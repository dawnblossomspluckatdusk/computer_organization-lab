==> flow/design.v <==
`timescale 1ns / 1ps
module Reg_general(
	input clk,
	input rst,
	input [3:0] R_Addr_A,
	input [3:0] R_Addr_B,
	input [3:0] R_Addr_C,
	input [3:0] W_Addr,
	input [31:0] W_Data,
	input Write_Reg,
	output reg [31:0] R_Data_A,
	output reg [31:0] R_Data_B,
	output reg [31:0] R_Data_C
    );
	 reg [31:0] R[15:0];
	 reg Error_M_MSB;
	 reg Error_M_other;
	 reg Error_Read;
	 integer i;
	always@(negedge clk or posedge rst)
	begin
		if(rst == 1)
		begin
			for(i=0;i<=15;i=i+1)
			begin 
				R[i] <= 0;
			end
		end
	   else
		begin
			if(W_Addr == 15)
			begin
				Error_M_MSB <= 1;
			end else
			begin
				Error_M_MSB <= 0;
				if(Write_Reg)
				begin 
					if(W_Addr < 15) R[W_Addr] <= W_Data;
				end
			end
		end
	end
	always@(*)
	begin
			R_Data_A <= R[R_Addr_A];
			R_Data_B <= R[R_Addr_B];
			R_Data_C <= R[R_Addr_C];
	end
endmodule
* Step by step through the tools: Reg_general
What the tools print for Reg_general, step after step.
Line numbers count from 1 in the design file above.
Operators carry their Yosys type and port widths (W data, S select, Z words).
The mark n/a stands for no value.
- Design top :: Reg_general
- Clock port :: clk
- Library :: sky130hd
- Library corner :: tt_025C_1v80

* After elaboration
Source: Yosys, flattened and elaborated. Widths are those after wreduce. Registers that Yosys merges into a memory's read port (data or address) are not register bits. Print and check cells do not count. Equal cells are merged and count once.
- $lt $le $gt $ge :: 1
- Equal/unequal tests :: 60
- Mux-type cells :: 3
- Bitwise operators :: 1
- Reduce/logical cells :: 19
** Operators with widths (number)
- $pmux W32 S16 :: 3
- $eq A4 B4 Y1 const B :: 32
- $eq A4 B3 Y1 const B :: 16
- $reduce_and A4 Y1 :: 15
- $eq A4 B2 Y1 const B :: 8
- $eq A4 B1 Y1 const B :: 4
- $logic_not A4 Y1 :: 4
- $lt A4 B4 Y1 const B :: 1
- $not A1 Y1 :: 1
- Flip-flop bits (word level) :: 480
- Input bits :: 51
- Output and inout bits :: 96
- Cells after elaboration :: 99

* Longest topological paths
Yosys ltp: most cells in a row. Word level: on the elaborated netlist, between registers, memories and ports. Mapped: between sequential cells and ports; inverters and the memories' decode and read muxes count.
- Depth after elaboration :: 3
- ABC_AREA :: 0
- Depth in mapped cells :: 9
- Gate-level depth less buffers :: 5

* Netlist
Source: synth_stat.txt of the flow (Yosys; design flattened, memories mapped). It holds for the ABC_AREA given above (unset counts as 0); a run with the other value may have another netlist.
- Cells in the netlist :: 2833
- Mapped area :: 29537.1 um^2
- Area of sequential cells :: 12011.5 um^2
- Flip-flop cells :: 480
- Buffer cells :: 299
** Cell types
- sky130_fd_sc_hd__dfrtn_1 :: number 480, total area 1.2E+04 um^2
- sky130_fd_sc_hd__mux2_2 :: number 509, total area 5.73E+03 um^2
- sky130_fd_sc_hd__a22oi_1 :: number 268, total area 2011.93 um^2
- sky130_fd_sc_hd__mux2i_1 :: number 104, total area 1.04E+03 um^2
- sky130_fd_sc_hd__a21oi_1 :: number 140, total area 700.672 um^2
- sky130_fd_sc_hd__o22ai_1 :: number 103, total area 644.368 um^2
- sky130_fd_sc_hd__buf_2 :: number 115, total area 575.552 um^2
- sky130_fd_sc_hd__nor2_1 :: number 145, total area 544.272 um^2
- sky130_fd_sc_hd__clkbuf_1 :: number 142, total area 533.011 um^2
- sky130_fd_sc_hd__o21ai_0 :: number 93, total area 465.446 um^2
- sky130_fd_sc_hd__a22o_1 :: number 53, total area 464.195 um^2
- sky130_fd_sc_hd__o32a_1 :: number 44, total area 440.422 um^2
- sky130_fd_sc_hd__nand2_1 :: number 108, total area 405.389 um^2
- sky130_fd_sc_hd__a221oi_1 :: number 43, total area 376.611 um^2
- sky130_fd_sc_hd__mux4_2 :: number 15, total area 337.824 um^2
- sky130_fd_sc_hd__nand2b_1 :: number 43, total area 269.008 um^2
- sky130_fd_sc_hd__nor2b_1 :: number 40, total area 250.24 um^2
- sky130_fd_sc_hd__a31oi_1 :: number 36, total area 225.216 um^2
Other cell types: 46; their cells: 352.

Subject: flow runs of Reg_general

Hi,

2 stored runs of Reg_general in the flow (synthesis by Yosys, layout by OpenROAD, sky130hd cells), in arbitrary order. Constraints: input delay and output delay 20% of the set period each, output load 0.01 pF.
"power consumption" rests on the timing tool's default activity at the inputs, not on a simulated workload.

** Run A
- Settings :: period_ns=6.97; CORE_UTILIZATION=17; PLACE_DENSITY=0.59; CELL_PAD_IN_SITES_DETAIL_PLACEMENT=2; ABC_AREA=0; GPL_TIMING_DRIVEN=1; CTS_CLUSTER_SIZE=79; SLEW_MARGIN=30; MIN_ROUTING_LAYER=met1; MAX_ROUTING_LAYER=met4; CAP_MARGIN=20; CORE_MARGIN=2
- Area of the synthesized netlist :: 29537.1 um^2
- Total die area :: 177098.0 um^2
- Standard-cell area after layout :: 40649.0 um^2
- Final utilization :: 23.6%
- Setup slack of the worst path :: -0.403 ns
- Total negative slack on setup checks :: -10.689 ns
- Worst hold slack in the final report :: 0.494 ns
- Power consumption :: 11629 µW

** Run B
- Settings :: period_ns=8.0; CAP_MARGIN=20; CORE_MARGIN=2; CORE_UTILIZATION=40; SLEW_MARGIN=20
- Area of the synthesized netlist :: 29537.1 um^2
- Total die area :: 76032.5 um^2
- Standard-cell area after layout :: 34800.9 um^2
- Final utilization :: 47.6%
- Setup slack of the worst path :: -0.007 ns
- Total negative slack on setup checks :: -0.007 ns
- Worst hold slack in the final report :: 0.495 ns
- Power consumption :: 8796 µW

Regards
